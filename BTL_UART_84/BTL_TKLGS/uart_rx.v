==> flow/design.v <==
module uart_rx #(
    parameter BIT_CYCLES = 434
)(
    input  wire clk,
    input  wire rst,
    input  wire rx_serial,
    output reg  rx_ready,       
    output reg [7:0] rx_data
);
    reg [15:0] cycle_cnt;
    reg [3:0] bit_idx;
    reg receiving;
    reg [7:0] shift_reg;
    reg rx_serial_sync0, rx_serial_sync1;
    reg start_edge;
    initial begin
        rx_ready = 0;
        rx_data = 8'b0;
        cycle_cnt = 0;
        bit_idx = 0;
        receiving = 0;
        shift_reg = 8'b0;
        rx_serial_sync0 = 1'b1;
        rx_serial_sync1 = 1'b1;
    end
    always @(posedge clk) begin
        rx_serial_sync0 <= rx_serial;
        rx_serial_sync1 <= rx_serial_sync0;
    end
    always @(posedge clk or posedge rst) begin
        if (rst) begin
            rx_ready <= 0;
            receiving <= 0;
            cycle_cnt <= 0;
            bit_idx <= 0;
            shift_reg <= 0;
        end else begin
            rx_ready <= 0;  
            if (~receiving) begin
                if (rx_serial_sync1 == 1'b0) begin
                    receiving <= 1'b1;
                    cycle_cnt <= BIT_CYCLES/2; 
                    bit_idx <= 0;  
                end
            end else begin
                if (cycle_cnt > 0) begin
                    cycle_cnt <= cycle_cnt - 1;
                end else begin
                    cycle_cnt <= BIT_CYCLES - 1;
                    if (bit_idx == 0) begin
                        bit_idx <= bit_idx + 1;
                    end
                    else if (bit_idx <= 8) begin
                        shift_reg[bit_idx - 1] <= rx_serial_sync1;
                        bit_idx <= bit_idx + 1;
                    end
                    else begin
                        rx_data <= shift_reg;
                        rx_ready <= 1'b1;  
                        receiving <= 1'b0;  
                    end
                end
            end
        end
    end
endmodule
* Reports on uart_rx *
The steps from the RTL of uart_rx to its reports follow in flow order.
Line numbers count from 1 in the design file above.
Cell names lack the library's common part.
The mark n/a stands for no value.

inputs
  design top = uart_rx
  clock port = clk
  library = sky130hd
  timing corner = tt_025C_1v80

* After elaboration *
Counts by Yosys on the flattened word-level netlist (proc, flatten, opt, wreduce; memories kept). Register bits leave out memories and registers merged into their read ports (data or address). Print and check cells are left out. Cells with the same type and inputs are merged into one.

word-level totals
  bits in registers = 40
  bits of input ports = 3
  output and inout port bits = 9
  elaborated cells = 47

operators by class
  $add $sub $neg = 4
  $lt $le $gt $ge = 2
  equal/unequal tests = 3
  shifts and indexed selects = 2
  multiplexer cells = 17
  bitwise gates (word level) = 7
  reduce/logical cells = 4

operator list
  operator                                                 number
  two-way mux 16 bit                                       3
  variable shift 1 x 33 -> 8 bit                           1
  variable shift 1 x 33 -> 8 bit with constant A           1
  negator 32 -> 33 bit                                     1
  two-way mux 4 bit                                        5
  subtractor 16 x 1 -> 16 bit with constant B              1
  greater-than comparator 16 x 1 -> 1 bit with constant B  1
  two-way mux 1 bit                                        9
  bitwise AND 8 bit                                        1
  bitwise OR 8 bit                                         1
  NOT 8 bit                                                1
  subtractor 4 x 1 -> 5 bit with constant B                1
  AND reduction 5 bit                                      1
  NOT 1 bit                                                4
  != test 2 bit with constant B                            2
  adder 4 x 1 -> 4 bit with constant B                     1
  <= comparator 4 bit with constant B                      1
  logical NOT 4 bit                                        1
  AND reduction 4 bit                                      1
  != test 3 x 1 -> 1 bit with constant B                   1
  AND reduction 3 bit                                      1

* Longest topological paths *
Longest topological path by Yosys (ltp), each cell counted once; first at word level (registers and memories cut), then after technology mapping (sequential cells cut; the memories' decode and read muxes count).

depth
  depth after elaboration = 6
  ABC_AREA = 0
  mapped depth = 12

* Synthesis result *
Source: synth_stat.txt of the flow (Yosys; design flattened, memories mapped). It holds for the ABC_AREA given above (unset counts as 0); a run with the other value may have another netlist.

synthesis totals
  cells in the netlist = 226
  mapped area = 0.0022822 mm²
  sequential area = 0.001031 mm²
  flip-flop cells = 40
  buffer cells = 8

cell types
  type      number  total area (µm²)
  dfrtp_1   30      750.72
  edfxtp_1  8       240.23
  ha_1      12      150.144
  a21oi_1   18      90.086
  nor4_1    11      68.816
  nand2_1   17      63.811
  nor3_1    12      60.058
  mux2_2    5       56.304
  nor2_1    13      48.797
  o21ai_0   9       45.043
  dfxtp_1   2       40.038
  or3_1     6       37.536
  mux2_1    3       33.782
  a31oi_1   5       31.28
  nand2b_1  5       31.28
  inv_1     8       30.029
  xnor2_1   3       26.275
  and3_1    4       25.024

Other cell types: 37; their cells: 55.

* Path before layout *
Path of least setup slack by OpenSTA after synthesis, without wires, with an ideal clock, recovery checks aside; 20% of the period is set as input and as output delay. Where synthesis merged equal registers, the netlist keeps one of their names.

timing path post-synthesis
  kind = flip-flop to flip-flop
  start = register bit_idx[0]
  end = register shift_reg[1]
  period = 3820 ps
  setup time = 128 ps
  arrival time = 3186 ps
  setup slack = 506 ps
  path delay = 3314 ps
  stages on the path = 12
  buffers on the path = 1
  synthesis period reached = 3314 ps

"path delay" is the arrival time less input delay plus setup time.
"stages on the path": output pins that drive a net of the path, with the launching flip-flop's if there is one; two outputs of one cell count as two.
"synthesis period reached" = period - worst setup slack (recovery checks aside). The figure is calculated, with input and output delays left at 20% of the set period.
Between the ends stands the longest chain of elaborated cells between them, by number of cells; it is not shown to be the way that was timed. Of several equally long chains one is given.
A line is the first line of the expression or statement that the cell stems from. Yosys adds cells for indexed reads and writes and turns some case tables into memories.
At most two assigning lines are given for a register; there are more.
Where a signal picks the word or bit written, the line may be left out of the assigning lines.

between the ends, post-synthesis
  cells stage by stage = dfrtp_1 buf_1 inv_1 ha_1 xor2_2 or3_1 ha_1 or3_1 nor3_4 nand4_4 nor4_1 mux2_1
  cells in the longest elaborated chain = 6
  elaborated cells between the ends (all ways) = 11
  source lines of those cells = 3
  those cells by class = add/sub (2); compare (1); shift (2); logic (4); reduce/logical (2)

RTL lines, path post-synthesis
  what                            RTL line  source
  from (decl)                     11        reg [3:0] bit_idx;
  from (assign)                   51        bit_idx <= bit_idx + 1;
  from (assign)                   55        bit_idx <= bit_idx + 1;
  subtractor 4 x 1 -> 5 bit       54        shift_reg[bit_idx - 1] <= rx_serial_sync1;
  negator 32 -> 33 bit            54
  variable shift 1 x 33 -> 8 bit  54
  NOT 8 bit                       54
  bitwise AND 8 bit               54
  bitwise OR 8 bit                54
  to (assign)                     36        shift_reg <= 0;
  to (decl)                       13        reg [7:0] shift_reg;

* Worst path after layout *
Path of least setup slack in the final report of job 1 (OpenROAD, finished layout, wires in). Where an end is a register, its clock arrival counts in the times.
The path's times are printed in steps of 10 ps; the period is the one set.

timing path after layout
  kind = flip-flop to flip-flop
  start = register bit_idx[0]
  end = register shift_reg[3]
  period = 4110 ps
  setup time = 120 ps
  arrival time = 3550 ps
  setup slack = 730 ps
  stages on the path = 11
  buffers on the path = 0

Between the ends stands the longest chain of elaborated cells between them, by number of cells; it is not shown to be the way that was timed. Of several equally long chains one is given.
At most two assigning lines are given for a register; there are more.
Where a signal picks the word or bit written, the line may be left out of the assigning lines.

between the ends, after layout
  cells stage by stage = dfrtp_2 inv_1 ha_1 nand2_1 or3_1 ha_1 or3_1 nor3_4 nand4_4 nor4_1 mux2_1
  cells in the longest elaborated chain = 6
  elaborated cells between the ends (all ways) = 11
  source lines of those cells = 3
  those cells by class = add/sub (2); compare (1); shift (2); logic (4); reduce/logical (2)

RTL lines, path after layout
  what                            RTL line  source
  from (decl)                     11        reg [3:0] bit_idx;
  from (assign)                   51        bit_idx <= bit_idx + 1;
  from (assign)                   55        bit_idx <= bit_idx + 1;
  subtractor 4 x 1 -> 5 bit       54        shift_reg[bit_idx - 1] <= rx_serial_sync1;
  negator 32 -> 33 bit            54
  variable shift 1 x 33 -> 8 bit  54
  NOT 8 bit                       54
  bitwise AND 8 bit               54
  bitwise OR 8 bit                54
  to (assign)                     36        shift_reg <= 0;
  to (decl)                       13        reg [7:0] shift_reg;

Module uart_rx, platform sky130hd: 2 stored runs of the flow (Yosys, OpenROAD) with differing settings, in no particular order. Input and output delays are each 20% of the period that was set; the output load is 0.01 pF.
"achieved period": clock period set for the run, less the worst setup slack. It is reckoned from that one timing run; input and output delays stay at 20% of the period that was set.
"allowed time less slack (worst setup path)" means the part of the period allowed to the worst setup path (the constraints hold back 20% at inputs and 20% at outputs) less its slack; where the path has registers, the arrival times of their clocks count too.
"total power after layout" rests on the timing tool's default activity at the inputs, not on a simulated workload.
"allowed time less slack (worst setup path)" is known to 10 ps.
Settings: - = not set for that run.

name                                             job 1                   job 2
period_ns                                        4.11                    3.75
CORE_UTILIZATION                                 18                      33
SETUP_SLACK_MARGIN                               0.44                    -
PLACE_DENSITY_LB_ADDON                           0.22                    -
CORE_MARGIN                                      6                       2
GPL_TIMING_DRIVEN                                1                       -
CAP_MARGIN                                       15                      20
SLEW_MARGIN                                      20                      20
mapped cell area after synthesis (mm²)           0.0022822               0.0022822
total die area (mm²)                             0.0155252               0.0075969
worst-case hold slack (ps)                       335                     335
achieved period (ps)                             3383                    3254
worst setup slack after layout (ps)              727                     496
total power after layout (mW)                    0.7927                  0.7722
allowed time less slack (worst setup path) (ps)  3380                    3250
class of the worst setup path                    flip-flop to flip-flop  flip-flop to flip-flop
utilization (%)                                  22.3                    38.1
total negative slack (ps)                        0                       0
standard-cell area after routing (mm²)           0.0027138               0.0025712
