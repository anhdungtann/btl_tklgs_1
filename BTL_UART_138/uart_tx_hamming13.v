==> flow/design.v <==
module hamming13_encoder(
    input  wire [7:0] data_in,    
    output wire [12:0] code_out   
);
    wire d1 = data_in[0];
    wire d2 = data_in[1];
    wire d3 = data_in[2];
    wire d4 = data_in[3];
    wire d5 = data_in[4];
    wire d6 = data_in[5];
    wire d7 = data_in[6];
    wire d8 = data_in[7];
    wire p1 = d1 ^ d2 ^ d4 ^ d5 ^ d7;
    wire p2 = d1 ^ d3 ^ d4 ^ d6 ^ d7;
    wire p4 = d2 ^ d3 ^ d4 ^ d8;
    wire p8 = d5 ^ d6 ^ d7 ^ d8;
    wire p_total = p1 ^ p2 ^ p4 ^ p8 ^ d1 ^ d2 ^ d3 ^ d4 ^ d5 ^ d6 ^ d7 ^ d8;
    assign code_out = { p_total, d8, d7, d6, d5, p8, d4, d3, d2, p4, d1, p2, p1 };
endmodule
module uart_tx_hamming13 #(
    parameter CLKS_PER_BIT = 8
)(
    input        clk,
    input        rst_n,
    input  [7:0] data_in,       
    input        tx_start,      
    output reg   tx_serial,     
    output reg   tx_done        
);
    localparam IDLE       = 3'd0;
    localparam START_BIT  = 3'd1;
    localparam DATA_BITS  = 3'd2;
    localparam STOP_BIT   = 3'd3;
    localparam CLEANUP    = 3'd4;
    reg [2:0] state;
    reg [3:0] bit_index;
    reg [15:0] clk_count;
    reg [15:0] tx_word;    
    reg        sending_high_byte;
    wire [12:0] encoded_bits;
    hamming13_encoder encoder_inst (
        .data_in(data_in),
        .code_out(encoded_bits)
    );
    always @(*) begin
        tx_word = {encoded_bits[12:5], encoded_bits[4:0], 3'b000};  
    end
    always @(posedge clk or negedge rst_n) begin
        if (!rst_n) begin
            state <= IDLE;
            tx_serial <= 1'b1;
            tx_done <= 1'b0;
            clk_count <= 0;
            bit_index <= 0;
            sending_high_byte <= 1'b1;
        end else begin
            case (state)
                IDLE: begin
                    tx_serial <= 1'b1;
                    tx_done <= 1'b0;
                    if (tx_start) begin
                        sending_high_byte <= 1'b1;
                        bit_index <= 0;
                        clk_count <= 0;
                        state <= START_BIT;
                    end
                end
                START_BIT: begin
                    tx_serial <= 1'b0;
                    if (clk_count < CLKS_PER_BIT - 1)
                        clk_count <= clk_count + 1;
                    else begin
                        clk_count <= 0;
                        state <= DATA_BITS;
                    end
                end
                DATA_BITS: begin
                    tx_serial <= sending_high_byte ? tx_word[15 - bit_index] : tx_word[7 - bit_index];
                    if (clk_count < CLKS_PER_BIT - 1)
                        clk_count <= clk_count + 1;
                    else begin
                        clk_count <= 0;
                        if (bit_index < 7)
                            bit_index <= bit_index + 1;
                        else begin
                            bit_index <= 0;
                            state <= STOP_BIT;
                        end
                    end
                end
                STOP_BIT: begin
                    tx_serial <= 1'b1;
                    if (clk_count < CLKS_PER_BIT - 1)
                        clk_count <= clk_count + 1;
                    else begin
                        clk_count <= 0;
                        if (sending_high_byte) begin
                            sending_high_byte <= 1'b0;
                            state <= START_BIT;  
                        end else begin
                            state <= CLEANUP;
                            tx_done <= 1'b1;
                        end
                    end
                end
                CLEANUP: begin
                    state <= IDLE;
                    tx_done <= 1'b0;
                end
            endcase
        end
    end
endmodule
Step by step through the tools: uart_tx_hamming13
What the tools print for uart_tx_hamming13, step after step. Lines are those of the file above, counted from 1. Operators carry their Yosys type and port widths (W data, S select, Z words). Cell names lack the library's common part. Not given: n/a

Design top: uart_tx_hamming13. Clock port: clk. Standard-cell library: sky130hd. Corner: tt_025C_1v80.

Elaborated design
Yosys after proc, flatten, opt, wreduce and memory -nomap, before mapping. Memory bits, and registers merged into a memory's read port (data or address), are not among the register bits. Print and check cells are not counted.

For output and inout bits the number is 2. The figure for elaborated cells is 86. Register bits: 26. For bits of input ports the number is 11.

For $lt $le $gt $ge the number is 2. The entry for reductions and logical operators reads 15. Add/sub/neg operators: 4. For shift-type cells the number is 2. Muxes and demuxes: 22. Under equality and inequality tests stands 10. The figure for bitwise operators is 25.

Operators with widths (number): $shiftx A16 B5 Y1 (2); $pmux W16 S2 (1); $mux W16 (2); $xor A1 B1 Y1 (25); $mux W3 (6); $add A16 B1 Y16 const B (1); $lt A16 B3 Y1 const B (1); $pmux W3 S5 (1); $ne A2 B2 Y1 const B (6); $mux W4 (3); $reduce_and A3 Y1 (3); $pmux W4 S2 (1); $reduce_bool A2 Y1 (3); $eq A3 B2 Y1 const B (2); $reduce_and A6 Y1 (1); $sub A3 B4 Y5 const A (1); $sub A4 B4 Y5 const A (1); $reduce_bool A5 Y1 (1); $mux W1 (5); $reduce_or A2 Y1 (2); $add A4 B1 Y4 const B (1); $lt A4 B3 Y1 const B (1); $reduce_bool A4 Y1 (1); $pmux W1 S2 (2); $eq A3 B1 Y1 const B (1); $eq A3 B3 Y1 const B (1); $logic_not A3 Y1 (1); $reduce_bool A3 Y1 (1).

Other operator kinds: 3; their cells: 3.

Logic depth
Depth = most cells in a row (Yosys ltp): at word level without a register or memory, in the mapped netlist without a sequential cell, where the memories' decode and read muxes count.

For word-level depth the number is 18. For ABC_AREA the number is 0. The figure for gate-level depth with buffers is 7. The figure for gate-level depth less buffers is 7.

Synthesis result
Yosys stat after the flow's synthesis: flattened, memories mapped to cells. It holds for the ABC_AREA given above (unset counts as 0); a run with the other value may have another netlist. Totals and module areas in this step are rounded.

Flip-flops: 28. Buffer cells: 6. Under area of sequential cells stands 704.4 um^2. For standard cells after synthesis the number is 166. The figure for cell area after synthesis is 1568 um^2.

Cell types: dfrtp_1 (number 25, total area 625.6 um^2); nor2_1 (number 22, total area 82.579 um^2); dfstp_2 (number 3, total area 78.826 um^2); nand2_1 (number 17, total area 63.811 um^2); xnor2_1 (number 7, total area 61.309 um^2); a21oi_1 (number 10, total area 50.048 um^2); a31oi_1 (number 7, total area 43.792 um^2); xor2_1 (number 5, total area 43.792 um^2); nand3_1 (number 8, total area 40.038 um^2); ha_1 (number 3, total area 37.536 um^2); and4_1 (number 3, total area 26.275 um^2); a21o_1 (number 3, total area 22.522 um^2); and3_4 (number 2, total area 22.522 um^2); mux2i_1 (number 2, total area 20.019 um^2); nor3_1 (number 4, total area 20.019 um^2); nor2b_1 (number 3, total area 18.768 um^2); nor4_1 (number 3, total area 18.768 um^2); xnor2_2 (number 1, total area 16.266 um^2).

Other cell types: 28; their cells: 38. By module: a second synthesis without flattening, with its own total; a netlist apart from the flattened one above.

Under cells (unflattened synthesis) stands 179. The figure for area total of the unflattened synthesis is 1803 um^2.

Rows give one instance, submodules left out.

By module: uart_tx_hamming13 (area 1530 um^2, cells 153, sequential area 704.4 um^2, instances 1); hamming13_encoder (area 272.8 um^2, cells 26, sequential area 0.0 um^2, instances 1).

Timing after synthesis
OpenSTA on the mapped netlist: ideal clock, no wires. The path of least setup slack (recovery checks aside). Input and output delay are each 20% of the period. Register names are those of the netlist, which keeps one name where synthesis merged equal registers.

Path type: register to register. Start: reg clk_count[0]. End: reg bit_index[0]. Under setup time stands 118 ps. The figure for data arrival time is 1604 ps. The entry for required time reads 1892 ps. For path buffers the number is 1. The entry for period reads 2010 ps. The entry for path slack reads 287 ps. Time at the first pin: 0 ps. The figure for stages is 8. The entry for delay of the path reads 1722 ps. For synthesis period reached the number is 1723 ps.

"delay of the path" is the arrival time less input delay plus setup time. "stages": output pins that drive a net of the path, with the launching flip-flop's if there is one; two outputs of one cell count as two. "synthesis period reached" = period - worst setup slack (recovery checks aside). The figure is calculated, with input and output delays left at 20% of the set period. The rows between start and end are the longest chain of elaborated cells between them; the timing report does not say that the signal goes this way. Where chains are equally long, one stands for them. A line is the first line of the expression or statement that the cell stems from. Yosys adds cells for indexed reads and writes and turns some case tables into memories. At most two assigning lines are given for a register; there are more.

Cells stage by stage: dfrtp_1 ha_1 a211oi_1 and4_1 buf_2 a21o_1 nor3_1 a21o_1. Cells in the longest elaborated chain: 3. For elaborated cells between the ends (all ways) the number is 5. Those cells by class: compare (1); eq/ne (1); mux (2); reduce/logical (1).

RTL lines, path post-synthesis: start: declaration (RTL line 37) `reg [15:0] clk_count;`; start: assignment (RTL line 71) `clk_count <= clk_count + 1;`; start: assignment (RTL line 80) `clk_count <= clk_count + 1;`; $lt A16 B3 Y1 (RTL line 79) `if (clk_count < CLKS_PER_BIT - 1)`; $mux W4 (RTL line 79); $pmux W4 S2 (RTL line 57) `case (state)`; end: assignment (RTL line 54) `bit_index <= 0;`; end: assignment (RTL line 84) `bit_index <= bit_index + 1;`; end: declaration (RTL line 36) `reg [3:0] bit_index;`.

Timing after layout
From the final timing report of run 1: the path of least setup slack in the routed layout; clock arrival at registers is part of the times. The report prints the path's times to 10 ps; the period is as set.

Path type: register to register. Start: reg state. End: reg clk_count[14]. The figure for stages is 7. The entry for period reads 1440 ps. Time at the first pin: 320 ps. The entry for path slack reads -300 ps. The figure for data arrival time is 1970 ps. Under setup time stands 90 ps. For path buffers the number is 0. The entry for required time reads 1670 ps.

Where an end lacks its bit number, it is one bit of the signal, or one of the new flip-flops if synthesis recoded a state register. The rows between start and end are the longest chain of elaborated cells between them; the timing report does not say that the signal goes this way. Where chains are equally long, one stands for them. At most two assigning lines are given for a register; there are more.

Cells stage by stage: dfrtp_2 or3_4 o21a_1 and3_4 and3_4 a31oi_1 nor2_1. Cells in the longest elaborated chain: 3. For elaborated cells between the ends (all ways) the number is 9. The entry for source lines of those cells reads 1. Those cells by class: eq/ne (4); mux (1); reduce/logical (4).

RTL lines, path after layout: start: declaration (RTL line 35) `reg [2:0] state;`; start: assignment (RTL line 50) `state <= IDLE;`; start: assignment (RTL line 65) `state <= START_BIT;`; $eq A3 B2 Y1 (RTL line 57) `case (state)`; $reduce_or A3 Y1; $pmux W16 S2 (RTL line 57); end: assignment (RTL line 71) `clk_count <= clk_count + 1;`; end: assignment (RTL line 80) `clk_count <= clk_count + 1;`; end: declaration (RTL line 37) `reg [15:0] clk_count;`.

FLOW RESULTS
============

Module uart_tx_hamming13, platform sky130hd: 2 stored runs of the flow (Yosys, OpenROAD) with differing settings, in no particular order. Input and output delays are each 20% of the period that was set; the output load is 0.01 pF. "achieved clock period" = clock period - worst setup slack. The figure is calculated, with input and output delays left at 20% of the set period. Values from the reports are rounded here.

Run 1 has these settings: period_ns 1.44; CORE_UTILIZATION 45; PLACE_DENSITY_LB_ADDON 0.19; CORE_MARGIN 6; CELL_PAD_IN_SITES_GLOBAL_PLACEMENT 1; TNS_END_PERCENT 75; GPL_TIMING_DRIVEN 0; CTS_CLUSTER_DIAMETER 231; SLEW_MARGIN 25; MIN_ROUTING_LAYER met1; CAP_MARGIN 20. The chip area in the Yosys report is 1568 um^2. The full die area comes to 5045 um^2. The standard-cell area after routing reads 2313 um^2. The measured final design utilization is 0.728. For the smallest setup slack the run shows -297 ps. The worst-case hold slack comes to 473 ps. The achieved clock period reads 1737 ps.

Run 2 has these settings: period_ns 3.62; CORE_UTILIZATION 66; PLACE_DENSITY 0.44; CELL_PAD_IN_SITES_GLOBAL_PLACEMENT 2; TNS_END_PERCENT 75; GPL_ROUTABILITY_DRIVEN 1; CTS_CLUSTER_SIZE 58; CAP_MARGIN 5; SLEW_MARGIN 40; MIN_ROUTING_LAYER met1; MAX_ROUTING_LAYER met5; CORE_MARGIN 2. Outcome: did not finish, placement stopped with GPL-0301.
