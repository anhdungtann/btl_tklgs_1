==> flow/design.v <==
module hamming13_decoder(
    input  wire [12:0] code_in,
    output reg  [7:0]  data_out,
    output reg         single_error,
    output reg         double_error
);
    wire p_total = code_in[12];
    wire d8 = code_in[11];
    wire d7 = code_in[10];
    wire d6 = code_in[9];
    wire d5 = code_in[8];
    wire p8 = code_in[7];
    wire d4 = code_in[6];
    wire d3 = code_in[5];
    wire d2 = code_in[4];
    wire p4 = code_in[3];
    wire d1 = code_in[2];
    wire p2 = code_in[1];
    wire p1 = code_in[0];
    wire s1 = p1 ^ d1 ^ d2 ^ d4 ^ d5 ^ d7;        
    wire s2 = p2 ^ d1 ^ d3 ^ d4 ^ d6 ^ d7;        
    wire s4 = p4 ^ d2 ^ d3 ^ d4 ^ d8;             
    wire s8 = p8 ^ d5 ^ d6 ^ d7 ^ d8;             
    wire [3:0] syndrome = {s8, s4, s2, s1};  
    wire overall = p_total ^ p1 ^ p2 ^ p4 ^ p8 ^ d1 ^ d2 ^ d3 ^ d4 ^ d5 ^ d6 ^ d7 ^ d8;
    reg [12:0] corrected;
    reg [3:0] pos;  
    always @(*) begin
        single_error = 1'b0;
        double_error = 1'b0;
        corrected = code_in;
        pos = 4'd0;
        if (syndrome != 4'b0000) begin
            pos = syndrome;
            if (overall == 1'b1) begin
                corrected[pos-1] = ~corrected[pos-1];
                single_error = 1'b1;
            end else begin
                double_error = 1'b1;
            end
        end else begin
            if (overall == 1'b1) begin
                corrected[12] = ~corrected[12];  
                single_error = 1'b1;
            end else begin
            end
        end
        data_out[0] = corrected[2];   
        data_out[1] = corrected[4];   
        data_out[2] = corrected[5];   
        data_out[3] = corrected[6];   
        data_out[4] = corrected[8];   
        data_out[5] = corrected[9];   
        data_out[6] = corrected[10];  
        data_out[7] = corrected[11];  
    end
endmodule
module uart_rx_hamming13 #(
    parameter CLKS_PER_BIT = 8
)(
    input        clk,
    input        rst_n,
    input        rx_serial,
    output reg [7:0] data_out,         
    output reg       rx_done,          
    output reg       single_error,
    output reg       double_error
);
    localparam IDLE       = 3'd0;
    localparam START_BIT  = 3'd1;
    localparam DATA_BITS  = 3'd2;
    localparam STOP_BIT   = 3'd3;
    localparam CLEANUP    = 3'd4;
    reg [2:0] state;
    reg [15:0] clk_count;
    reg [3:0] bit_index;
    reg [15:0] rx_word;   
    reg        receiving_high_byte;
    wire [7:0] decoded_data;
    wire       se, de;
    wire [12:0] code_in;
    assign code_in = {rx_word[15:8], rx_word[7:3]};
    hamming13_decoder decoder_inst (
        .code_in(code_in),
        .data_out(decoded_data),
        .single_error(se),
        .double_error(de)
    );
    always @(posedge clk or negedge rst_n) begin
        if (!rst_n) begin
            state <= IDLE;
            clk_count <= 0;
            bit_index <= 0;
            rx_word <= 16'd0;
            rx_done <= 0;
            single_error <= 0;
            double_error <= 0;
            data_out <= 8'd0;
            receiving_high_byte <= 1'b1;
        end else begin
            case (state)
                IDLE: begin
                    rx_done <= 1'b0;
                    if (rx_serial == 1'b0) begin
                        state <= START_BIT;
                        clk_count <= 0;
                    end
                end
                START_BIT: begin
                    if (clk_count == (CLKS_PER_BIT/2)) begin
                        if (rx_serial == 1'b0) begin
                            clk_count <= 0;
                            bit_index <= 0;
                            state <= DATA_BITS;
                        end else
                            state <= IDLE;
                    end else
                        clk_count <= clk_count + 1;
                end
                DATA_BITS: begin
                    if (clk_count < CLKS_PER_BIT - 1)
                        clk_count <= clk_count + 1;
                    else begin
                        clk_count <= 0;
                        if (receiving_high_byte)
                            rx_word[15 - bit_index] <= rx_serial;
                        else
                            rx_word[7 - bit_index] <= rx_serial;
                        if (bit_index < 7)
                            bit_index <= bit_index + 1;
                        else begin
                            bit_index <= 0;
                            state <= STOP_BIT;
                        end
                    end
                end
                STOP_BIT: begin
                    if (clk_count < CLKS_PER_BIT - 1)
                        clk_count <= clk_count + 1;
                    else begin
                        clk_count <= 0;
                        if (receiving_high_byte) begin
                            receiving_high_byte <= 1'b0;
                            state <= START_BIT;  
                        end else begin
                            receiving_high_byte <= 1'b1;
                            data_out <= decoded_data;
                            single_error <= se;
                            double_error <= de;
                            rx_done <= 1'b1;
                            state <= CLEANUP;
                        end
                    end
                end
                CLEANUP: begin
                    state <= IDLE;
                    rx_done <= 1'b0;
                end
            endcase
        end
    end
endmodule
---- Step by step through the tools: uart_rx_hamming13 ----
Tool output for the design above, in the order of the flow.
Line numbers count from 1 in the design file above.
Operators: Yosys type, input widths -> output width; for muxes data width and select width s.
Library cell names are shortened.
The mark n/a stands for no value.
set-up
  top module .............................. uart_rx_hamming13
  clock port .............................. clk
  standard-cell library ................... sky130hd
  corner .................................. tt_025C_1v80

---- Elaborated design ----
Source: Yosys, flattened and elaborated, memories not mapped. Widths are those after wreduce. Registers that Yosys merges into a memory's read port (data or address) are not register bits. Print and check cells do not count. Equal cells are merged and count once.
cells by class
  add/subtract/negate cells ............... 8
  multipliers ............................. 0
  div/mod/pow operators ................... 0
  magnitude comparators ................... 2
  equality and inequality tests ........... 12
  shift operators ......................... 7
  multiplexer cells ....................... 27
  bitwise gates (word level) .............. 42
  reduce/logical cells .................... 14
operators with widths
  cell                     number
  $neg 32->33              3
  $shift 1x33->16          2
  $shift 1x33->16 const A  2
  $mux 16                  4
  $pmux 16 s3              1
  $shift 1x33->12          1
  $shift 1x33->12 const A  1
  $and 16x16->16           2
  $or 16x16->16            2
  $not 16->16              2
  $xor 1x1->1              30
  $mux 12                  2
  $mux 3                   6
  $add 16x1->16 const B    1
  $lt 16x3->1 const B      1
  $eq 16x3->1 const B      1
  $mux 4                   4
  $pmux 3 s5               1
  $ne 2x2->1 const B       7
  $shiftx 13x5->1          1
  $and 12x12->12           1
  $or 12x12->12            1
  $not 12->12              1
  $reduce_bool 4->1        2
  $pmux 4 s2               1
  $eq 3x2->1 const B       2
  $reduce_and 3->1         2
  $reduce_and 6->1         1
Other operator kinds: 17; their cells: 27.
bit counts
  register bits ........................... 51
  bits in latches ......................... 0
  RAM bits ................................ 0
  memory bits (read-only) ................. 0
  clocked read ports x word width ......... 0
  memories kept ........................... 0
  input bits .............................. 3
  output and inout bits ................... 11
  elaborated cells ........................ 121

---- Longest topological paths ----
Longest topological path by Yosys (ltp), each cell counted once; first at word level (registers and memories cut), then after technology mapping (sequential cells cut; the memories' decode and read muxes count).
depth
  depth in word-level cells ............... 14
  ABC_AREA ................................ 0
  depth in mapped cells ................... 18
  mapped depth without buffers ............ 17

---- Synthesis result ----
The flow's flattened synthesis, as Yosys stat reports it; memories are mapped. The netlist is that of the ABC_AREA named above (0 if unset); the other value can give another one.
cell types
  cell      number  total area (um^2)
  dfrtp_1   48      1.2E+03
  ha_1      20      250.24
  o21ai_0   45      225.216
  a21oi_1   34      170.163
  nand2_1   42      157.651
  nor2_1    32      120.115
  xnor2_1   13      113.859
  nand3_1   20      100.096
  a31oi_1   12      75.072
  and3_1    11      68.816
  nor2b_1   11      68.816
  inv_1     18      67.565
  o31ai_1   9       67.565
  clkbuf_1  16      60.058
  dfstp_2   2       52.55
  xnor3_2   2       47.546
  xor3_1    2       47.546
  xnor3_1   2       45.043
Not listed: further types 45, cells in them 95.
mapped netlist
  cell count .............................. 434
  cell area after synthesis ............... 0.0037086 mm^2
  sequential part of the area ............. 0.0012537 mm^2
  mapped flip-flops ....................... 50
  buffers ................................. 21
By module: a second synthesis without flattening, with its own total; a netlist apart from the flattened one above.
unflattened totals
  cell total of the unflattened synthesis .. 407
  area total of the unflattened synthesis .. 0.0039288 mm^2
Each row is one instance without its submodules.
by module
  module             instances  cells  area (mm^2)  sequential area (mm^2)
  uart_rx_hamming13  1          286    0.0028039    0.0012537
  hamming13_decoder  1          121    0.0011248    0

---- Timing after synthesis ----
Path of least setup slack by OpenSTA after synthesis, without wires, with an ideal clock, recovery checks aside; 20% of the period is set as input and as output delay. Where synthesis merged equal registers, the netlist keeps one of their names.
path post-synthesis
  path kind ............................... reg2reg
  start ................................... register rx_word[9]
  end ..................................... register data_out[0]
  period .................................. 4,430 ps
  setup time .............................. 125 ps
  launch time at the first pin ............ 0 ps
  data arrival time ....................... 3,996 ps
  required time ........................... 4,305 ps
  setup slack ............................. 309 ps
  delay of the path ....................... 4,121 ps
  stages .................................. 19
  path buffers ............................ 3
  synthesis period reached ................ 4,121 ps
"delay of the path" = arrival - input delay + setup time.
"stages" counts driving pins, that of a launching flip-flop among them; a cell with two outputs on the path counts twice.
"synthesis period reached" = period - worst setup slack (recovery checks aside). The figure is calculated, with input and output delays left at 20% of the set period.
Between the ends stands the longest chain of elaborated cells between them, by number of cells; it is not shown to be the way that was timed. Of several equally long chains one is given.
Each line given opens the expression or statement behind the cell; cells for indexed reads and writes are added by Yosys, which also makes memories of some case tables.
Where a signal picks the word or bit written, the line may be left out of the assigning lines.
between the ends, post-synthesis
  path through ............................ dfrtp_1 buf_2 xnor2_2 xnor3_2 inv_1 ha_1 buf_2 nor3_2 and3_1 clkbuf_1 inv_1 ha_1 nor4b_1 nand3_1 a311oi_1 nand4_1 or2_1 a31oi_1 o21ai_1
  length of the longest elaborated chain .. 11
  elaborated cells on any way between the ends .. 25
  source lines of those cells ............. 7
  classes of those cells .................. 2 x add/sub; 3 x shift; 2 x mux; 17 x logic; 1 x reduce/logical
ends and longest elaborated chain, post-synthesis
  element             line  RTL
  start: declaration  77    reg [15:0] rx_word;
  start: assignment   94    rx_word <= 16'd0;
  $xor 1x1->1 x3      20    wire s1 = p1 ^ d1 ^ d2 ^ d4 ^ d5 ^ d7;
  $sub 4x1->5         36    corrected[pos-1] = ~corrected[pos-1];
  $neg 32->33         36
  $shift 1x33->12     36
  $not 12->12         36
  $and 12x12->12      36
  $or 12x12->12       36
  $mux 12             35    if (overall == 1'b1) begin
  $mux 12             33    if (syndrome != 4'b0000) begin
  end: assignment     98    data_out <= 8'd0;
  end: assignment     147   data_out <= decoded_data;
  end: declaration    64    output reg [7:0] data_out,

---- Timing after layout ----
From the final timing report of flow run 1: the path of least setup slack in the routed layout; clock arrival at registers is part of the times.
The path's times are printed in steps of 10 ps; the period is the one set.
path after layout
  path kind ............................... reg2reg
  start ................................... register rx_word[12]
  end ..................................... register data_out[0]
  period .................................. 4,210 ps
  setup time .............................. 100 ps
  launch time at the first pin ............ 300 ps
  data arrival time ....................... 3,780 ps
  required time ........................... 4,410 ps
  setup slack ............................. 630 ps
  stages .................................. 16
  path buffers ............................ 2
Between the ends stands the longest chain of elaborated cells between them, by number of cells; it is not shown to be the way that was timed. Of several equally long chains one is given.
Where a signal picks the word or bit written, the line may be left out of the assigning lines.
between the ends, after layout
  path through ............................ dfrtp_2 buf_4 xnor3_1 xnor2_4 buf_4 a21o_1 and3_4 inv_2 ha_4 nor4b_4 nand3_2 a311oi_2 nand4_1 or2_1 a31oi_1 o21ai_1
  length of the longest elaborated chain .. 11
  elaborated cells on any way between the ends .. 20
  source lines of those cells ............. 6
  classes of those cells .................. 2 x add/sub; 3 x shift; 2 x mux; 12 x logic; 1 x reduce/logical
ends and longest elaborated chain, after layout
  element             line  RTL
  start: declaration  77    reg [15:0] rx_word;
  start: assignment   94    rx_word <= 16'd0;
  $xor 1x1->1 x3      23    wire s8 = p8 ^ d5 ^ d6 ^ d7 ^ d8;
  $sub 4x1->5         36    corrected[pos-1] = ~corrected[pos-1];
  $neg 32->33         36
  $shift 1x33->12     36
  $not 12->12         36
  $and 12x12->12      36
  $or 12x12->12       36
  $mux 12             35    if (overall == 1'b1) begin
  $mux 12             33    if (syndrome != 4'b0000) begin
  end: assignment     98    data_out <= 8'd0;
  end: assignment     147   data_out <= decoded_data;
  end: declaration    64    output reg [7:0] data_out,

Subject: flow runs of uart_rx_hamming13

Hi,

Design uart_rx_hamming13 on sky130hd. What follows are 2 stored runs of the flow, each under its own settings; their order means nothing. The constraints put input and output delay at 20% of the set period each and load the outputs with 0.01 pF.
"allowed time less slack (worst setup path)" means the part of the period allowed to the worst setup path (the constraints hold back 20% at inputs and 20% at outputs) less its slack; where the path has registers, the arrival times of their clocks count too.
"allowed time less slack (worst setup path)" is given in steps of 10 ps.

======== flow run 1 ========
==> flow/run.sh <==
#!/bin/bash
# the make line also repeats the synthesis and layout settings of config.mk as NAME=value (left out here)
make -C /OpenROAD-flow-scripts/flow DESIGN_CONFIG=/design/flow/config.mk WORK_HOME=/design/flow/orfs CLKGATE_MAP_FILE= finish
==> flow/config.mk <==
export PLATFORM = sky130hd
export DESIGN_NAME = uart_rx_hamming13
export DESIGN_NICKNAME = uart_rx_hamming13
export VERILOG_FILES = /design/flow/design.v
export SDC_FILE = /design/flow/constraint.sdc
export NUM_CORES = 4
export LEC_CHECK = 0
export CAP_MARGIN = 20
export CORE_MARGIN = 2
export CORE_UTILIZATION = 40
export SETUP_SLACK_MARGIN = 0.66
export SLEW_MARGIN = 20
==> flow/constraint.sdc <==
create_clock -name core_clock -period 4.21 [get_ports {clk}]
set_input_delay 0.8420 -clock core_clock [delete_from_list [all_inputs] [get_ports {clk}]]
set_output_delay 0.8420 -clock core_clock [all_outputs]
set_load 0.01 [all_outputs]

-------- measured, flow run 1 --------
  Yosys chip area after synthesis ......... 0.0037086 mm^2
  die outline area ........................ 0.0100581 mm^2
  standard-cell area of the final layout .. 0.0045181 mm^2
  setup slack of the critical path ........ 629 ps
  post-route setup TNS .................... 0 ps
  allowed time less slack (worst setup path) .. 3,580 ps
  class of the worst setup path ........... reg2reg

======== flow run 2 ========
==> flow/run.sh <==
#!/bin/bash
# the make line also repeats the synthesis and layout settings of config.mk as NAME=value (left out here)
make -C /OpenROAD-flow-scripts/flow DESIGN_CONFIG=/design/flow/config.mk WORK_HOME=/design/flow/orfs CLKGATE_MAP_FILE= finish
==> flow/config.mk <==
export PLATFORM = sky130hd
export DESIGN_NAME = uart_rx_hamming13
export DESIGN_NICKNAME = uart_rx_hamming13
export VERILOG_FILES = /design/flow/design.v
export SDC_FILE = /design/flow/constraint.sdc
export NUM_CORES = 4
export LEC_CHECK = 0
export ABC_AREA = 1
export CAP_MARGIN = 20
export CORE_ASPECT_RATIO = 0.73
export CORE_MARGIN = 6
export CORE_UTILIZATION = 65
export CTS_CLUSTER_SIZE = 25
export MAX_ROUTING_LAYER = met4
export MIN_ROUTING_LAYER = met1
export PLACE_DENSITY_LB_ADDON = 0.24
export SETUP_SLACK_MARGIN = 0.65
export SLEW_MARGIN = 20
==> flow/constraint.sdc <==
create_clock -name core_clock -period 2.4 [get_ports {clk}]
set_input_delay 0.4800 -clock core_clock [delete_from_list [all_inputs] [get_ports {clk}]]
set_output_delay 0.4800 -clock core_clock [all_outputs]
set_load 0.01 [all_outputs]

-------- flow run 2 --------
  no results, routing failed with DPL-0038

Regards
